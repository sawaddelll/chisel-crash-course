==> flow/design.v <==
module ALU(  
  input         clock,  
  input         reset,  
  input  [7:0]  io_a,  
  input  [7:0]  io_b,  
  input  [2:0]  io_ctrl,  
  output [7:0]  io_result,  
  output        io_negative,  
  output        io_zero,  
  output        io_overflow,  
  output [15:0] io_product  
);
  wire  _T_24;  
  wire [8:0] _T_26;  
  wire [7:0] addition;  
  reg [7:0] storedValue;  
  reg [31:0] _RAND_0;
  wire  _T_30;  
  wire  _T_31;  
  wire  _T_34;  
  wire [8:0] _T_35;  
  wire [8:0] _T_36;  
  wire [7:0] _T_37;  
  wire  _T_38;  
  wire [15:0] _T_39;  
  wire  _T_40;  
  wire [7:0] _T_41;  
  wire  _T_42;  
  wire [7:0] _T_43;  
  wire  _T_44;  
  wire [7:0] _T_45;  
  wire  _T_46;  
  wire [7:0] _T_47;  
  wire [7:0] _GEN_0;  
  wire [7:0] _GEN_1;  
  wire [7:0] _GEN_2;  
  wire [7:0] _GEN_3;  
  wire [15:0] _GEN_4;  
  wire [15:0] _GEN_5;  
  wire [15:0] _GEN_6;  
  wire [15:0] _GEN_7;  
  wire [15:0] _GEN_8;  
  wire [15:0] _GEN_9;  
  wire [15:0] _GEN_10;  
  wire  _T_49;  
  wire  _T_50;  
  wire  _T_51;  
  wire [7:0] out;  
  wire  _T_52;  
  wire  _T_54;  
  assign _T_24 = io_result != 8'h0;  
  assign _T_26 = io_a + io_b;  
  assign addition = io_a + io_b;  
  assign _T_30 = io_ctrl == 3'h0;  
  assign _T_31 = io_ctrl == 3'h1;  
  assign _T_34 = io_ctrl == 3'h2;  
  assign _T_35 = io_a - io_b;  
  assign _T_36 = $unsigned(_T_35);  
  assign _T_37 = _T_36[7:0];  
  assign _T_38 = io_ctrl == 3'h3;  
  assign _T_39 = io_a * io_b;  
  assign _T_40 = io_ctrl == 3'h4;  
  assign _T_41 = io_a / io_b;  
  assign _T_42 = io_ctrl == 3'h5;  
  assign _T_43 = io_a & io_b;  
  assign _T_44 = io_ctrl == 3'h6;  
  assign _T_45 = io_a | io_b;  
  assign _T_46 = io_ctrl == 3'h7;  
  assign _T_47 = io_a ^ io_b;  
  assign _GEN_0 = _T_46 ? _T_47 : 8'h0;  
  assign _GEN_1 = _T_44 ? _T_45 : _GEN_0;  
  assign _GEN_2 = _T_42 ? _T_43 : _GEN_1;  
  assign _GEN_3 = _T_40 ? _T_41 : _GEN_2;  
  assign _GEN_4 = _T_38 ? _T_39 : 16'h0;  
  assign _GEN_5 = _T_38 ? io_product : {{8'd0}, _GEN_3};  
  assign _GEN_6 = _T_34 ? {{8'd0}, _T_37} : _GEN_5;  
  assign _GEN_7 = _T_34 ? 16'h0 : _GEN_4;  
  assign _GEN_8 = _T_31 ? {{8'd0}, addition} : _GEN_6;  
  assign _GEN_9 = _T_31 ? 16'h0 : _GEN_7;  
  assign _GEN_10 = _T_30 ? {{8'd0}, io_a} : _GEN_8;  
  assign _T_49 = io_a[7];  
  assign _T_50 = io_b[7];  
  assign _T_51 = _T_49 == _T_50;  
  assign out = _GEN_10[7:0];  
  assign _T_52 = out[7];  
  assign _T_54 = _T_52 != _T_49;  
  assign io_result = storedValue;  
  assign io_negative = io_result[7];  
  assign io_zero = ~ _T_24;  
  assign io_overflow = _T_51 & _T_54;  
  assign io_product = _T_30 ? 16'h0 : _GEN_9;  
  always @(posedge clock) begin
    if (reset) begin
      storedValue <= 8'h0;
    end else begin
      storedValue <= out;
    end
  end
endmodule
# Step by step through the tools: ALU
# What the tools print for ALU, step after step.
# Lines are those of the file above, counted from 1.
# Operators carry their Yosys type and port widths (W data, S select, Z words).
# Library cell names are shortened.
design:
  design: "ALU"
  clk_port: "clock"
  cell_library: "sky130hd"
  lib_corner: "tt_025C_1v80"

# Word-level counts
# Source: Yosys, flattened and elaborated, memories not mapped. Widths are those after wreduce; folded enables and synchronous resets count as part of the registers. Registers that Yosys merges into a memory's read port (data or address) are not register bits. Print and check cells do not count. Equal cells are merged and count once.
op_classes:
  add_sub_neg: 2
  multipliers: 1
  div: 1
  equal: 9
  mux: 12
  logic: 5
  reduce_logical: 2
ops:
  columns: ["cell", "count"]
  rows:
  - ["$mul A8 B8 Y16", 1]
  - ["$div A8 B8 Y8", 1]
  - ["$mux W16", 4]
  - ["$mux W8", 8]
  - ["$eq A3 B3 Y1 const B", 4]
  - ["$add A8 B8 Y8", 1]
  - ["$sub A8 B8 Y8", 1]
  - ["$and A8 B8 Y8", 1]
  - ["$or A8 B8 Y8", 1]
  - ["$xor A8 B8 Y8", 1]
  - ["$reduce_bool A8 Y1", 1]
  - ["$eq A3 B2 Y1 const B", 2]
  - ["$eq A3 B1 Y1 const B", 1]
  - ["$logic_not A3 Y1", 1]
  - ["$eq A1 B1 Y1", 1]
  - ["$ne A1 B1 Y1", 1]
  - ["$and A1 B1 Y1", 1]
  - ["$not A1 Y1", 1]
bits:
  register_bits: 8
  inputBits: 21
  output_inout_bits: 27
  elab_cells: 33

# Logic depth
# Depth = most cells in a row (Yosys ltp): at word level without a register or memory, in the mapped netlist without a sequential cell, where the memories' decode and read muxes count.
logic_depth:
  word_depth: 11
  ABC_AREA: 0
  ltp_mapped: 50

# Mapped cells and area
# Source: synth_stat.txt of the flow (Yosys; design flattened, memories mapped). It holds for the ABC_AREA given above (unset counts as 0); a run with the other value may have another netlist.
# Totals and module areas in this step are rounded.
by_type:
  columns: ["type", "count"]
  rows:
  - ["ha_1", 98]
  - ["fa_1", 38]
  - ["inv_1", 87]
  - ["nor2_1", 68]
  - ["nand2_1", 55]
  - ["a21oi_1", 36]
  - ["xnor2_1", 19]
  - ["dfxtp_1", 8]
  - ["o21a_1", 21]
  - ["o21ai_0", 30]
  - ["mux2_2", 11]
  - ["mux4_2", 5]
  - ["nor3_1", 17]
  - ["clkbuf_1", 22]
  - ["xor2_1", 8]
  - ["nand2b_1", 11]
  - ["a211oi_1", 8]
  - ["or3_1", 8]
# Not listed: further types 46, cells in them 90.
synth_totals:
  cells: 640
  mapped_area_um2: 4970
  seqArea_um2: 160
  ff_cells: 8

# Worst setup path after synthesis
# OpenSTA on the mapped netlist: ideal clock, no wires. The path of least setup slack (recovery checks aside). Input and output delay are each 20% of the period. Register names are those of the netlist, which keeps one name where synthesis merged equal registers.
synth_path:
  path_type: "in2reg"
  start: "input io_b[2]"
  end: "register storedValue[0]"
  tclk_ps: 14800
  launch_ps: 2960
  t_arrival_ps: 12581
  setup_slack_ps: 2133
  delay_ps: 9707
  stages: 45
  period_less_setup_slack_ps: 12667
# "delay_ps" = arrival - input delay + setup time.
# "stages" counts driving pins, that of a launching flip-flop among them; a cell with two outputs on the path counts twice.
# "period_less_setup_slack_ps" = period - worst setup slack (recovery checks aside). The figure is calculated, with input and output delays left at 20% of the set period.
# The rows between start and end are the longest chain of elaborated cells between them; the timing report does not say that the signal goes this way. Where chains are equally long, one stands for them.
# Each line given opens the expression or statement behind the cell; cells for indexed reads and writes are added by Yosys, which also makes memories of some case tables.
synth_via:
  path_cell_list: "clkbuf_1 > nor4_1 > a31oi_1 > a31oi_1 > ha_1 > o21a_1 > nor2_1 > nor3_1 > mux2_2 > ha_1 > nor4bb_1 > a41oi_1 > a21oi_1 > mux2_4 > ha_1 > o211ai_1 > a21boi_0 > o21a_1 > [... 9 more ...] > o221a_2 > o211ai_1 > nand2_1 > mux2_2 > ha_1 > o21a_1 > o21ai_0 > a21oi_1 > a31o_2 > clkbuf_1 > mux2_2 > ha_1 > o21a_1 > o21ai_0 > a21oi_1 > o31ai_1 > a311o_1 > a211oi_1"
  elab_chain_cells: 6
  cone_cells: 6
  classes_between: "div (1); mux (5)"
synth_rtl:
  columns: ["element", "line", "source"]
  rows:
  - ["start, declared", 5, "input  [7:0]  io_b,"]
  - ["$div A8 B8 Y8", 63, "assign _T_41 = io_a / io_b;"]
  - ["$mux W8", 73, "assign _GEN_3 = _T_40 ? _T_41 : _GEN_2;"]
  - ["$mux W8", 75, null]
  - ["$mux W8", 76, "assign _GEN_6 = _T_34 ? {{8'd0}, _T_37} : _GEN_5;"]
  - ["$mux W8", 78, "assign _GEN_8 = _T_31 ? {{8'd0}, addition} : _GEN_6;"]
  - ["$mux W8", 80, "assign _GEN_10 = _T_30 ? {{8'd0}, io_a} : _GEN_8;"]
  - ["end, assigned", 94, "storedValue <= 8'h0;"]
  - ["end, assigned", 96, "storedValue <= out;"]
  - ["end, declared", 16, "reg [7:0] storedValue;"]

# Path in the finished layout
# Path of least setup slack in the final report of flow run 1 (OpenROAD, finished layout, wires in). Where an end is a register, its clock arrival counts in the times.
# The report prints the path's times to 10 ps; the period is as set.
layout_path:
  path_type: "in2reg"
  start: "input io_b[6]"
  end: "register storedValue[1]"
  tclk_ps: 7620
  launch_ps: 1520
  t_arrival_ps: 10880
  setup_slack_ps: -3150
  stages: 50
# The rows between start and end are the longest chain of elaborated cells between them; the timing report does not say that the signal goes this way. Where chains are equally long, one stands for them.
layout_via:
  path_cell_list: "clkdlybuf4s15_2 > nor3_4 > a31oi_4 > a31oi_4 > ha_4 > o21a_1 > nor2_1 > nor3_2 > mux2_4 > ha_4 > nor4bb_4 > a41oi_2 > a21oi_2 > mux2_4 > ha_4 > o211ai_1 > a21boi_2 > o21ai_2 > [... 14 more ...] > ha_4 > o21a_1 > o21ai_2 > a21oi_2 > a31o_4 > buf_4 > buf_6 > buf_6 > buf_6 > buf_6 > buf_6 > buf_6 > buf_6 > buf_6 > buf_6 > o21ai_4 > mux4_2 > nor2_2"
  elab_chain_cells: 6
  cone_cells: 6
  classes_between: "div (1); mux (5)"
layout_rtl:
  columns: ["element", "line", "source"]
  rows:
  - ["start, declared", 5, "input  [7:0]  io_b,"]
  - ["$div A8 B8 Y8", 63, "assign _T_41 = io_a / io_b;"]
  - ["$mux W8", 73, "assign _GEN_3 = _T_40 ? _T_41 : _GEN_2;"]
  - ["$mux W8", 75, null]
  - ["$mux W8", 76, "assign _GEN_6 = _T_34 ? {{8'd0}, _T_37} : _GEN_5;"]
  - ["$mux W8", 78, "assign _GEN_8 = _T_31 ? {{8'd0}, addition} : _GEN_6;"]
  - ["$mux W8", 80, "assign _GEN_10 = _T_30 ? {{8'd0}, io_a} : _GEN_8;"]
  - ["end, assigned", 94, "storedValue <= 8'h0;"]
  - ["end, assigned", 96, "storedValue <= out;"]
  - ["end, declared", 16, "reg [7:0] storedValue;"]

# Record of 2 stored runs of the RTL-to-layout flow on ALU, platform sky130hd. The runs are unordered. Constraints: input delay and output delay 20% of the set period each, output load 0.01 pF.
# By "clock_period_reached_ps" is meant the clock period of the run minus its worst setup slack. This is arithmetic on one report: input and output delays are still those of the set period (20% each).
# "worst_path_allowed_less_slack_ps" is the time allowed to the run's worst setup path (the clock period less input and output delay, where it has them) less its slack. Clock arrival times count: a late capture clock shortens it, a late launch clock lengthens it.
# "design_power_mw": no workload was simulated; the value follows from the tool's default switching activity.
# "worst_path_allowed_less_slack_ps" is given in steps of 10 ps.
# Measured values are rounded.
runs:
  - name: "flow run 1"
    settings:
      period_ns: 7.62
      CAP_MARGIN: 20
      CORE_MARGIN: 2
      CORE_UTILIZATION: 40
      SLEW_MARGIN: 20
    results:
      design_power_mw: 1.11
      clock_period_reached_ps: 10774
      final_setup_tns_ps: -7210
      worst_path_allowed_less_slack_ps: 9250
      worst_setup_path_type: "in2reg"
      yosys.chip_area_um2: 4970
      post_route_stdcell_area_um2: 7450
      design.die.area_um2: 13300
      layout_utilization_pct: 61.8
      fin_ws_ps: -3150
  - name: "flow run 2"
    settings:
      period_ns: 18.0
      CORE_UTILIZATION: 49
      PLACE_DENSITY_LB_ADDON: 0.17
      CORE_MARGIN: 2
      CELL_PAD_IN_SITES_DETAIL_PLACEMENT: 1
      ABC_AREA: 0
      GPL_ROUTABILITY_DRIVEN: 1
      CTS_CLUSTER_SIZE: 40
      CTS_CLUSTER_DIAMETER: 28
      CAP_MARGIN: 40
      SLEW_MARGIN: 25
    results:
      worst_path_allowed_less_slack_ps: 11780
      worst_setup_path_type: "in2reg"
      final_setup_tns_ps: 0
      fin_ws_ps: 2620
      post_route_stdcell_area_um2: 5570
      clock_period_reached_ps: 15381
      design_power_mw: 0.346
      layout_utilization_pct: 56.7
      yosys.chip_area_um2: 4970
      design.die.area_um2: 11000
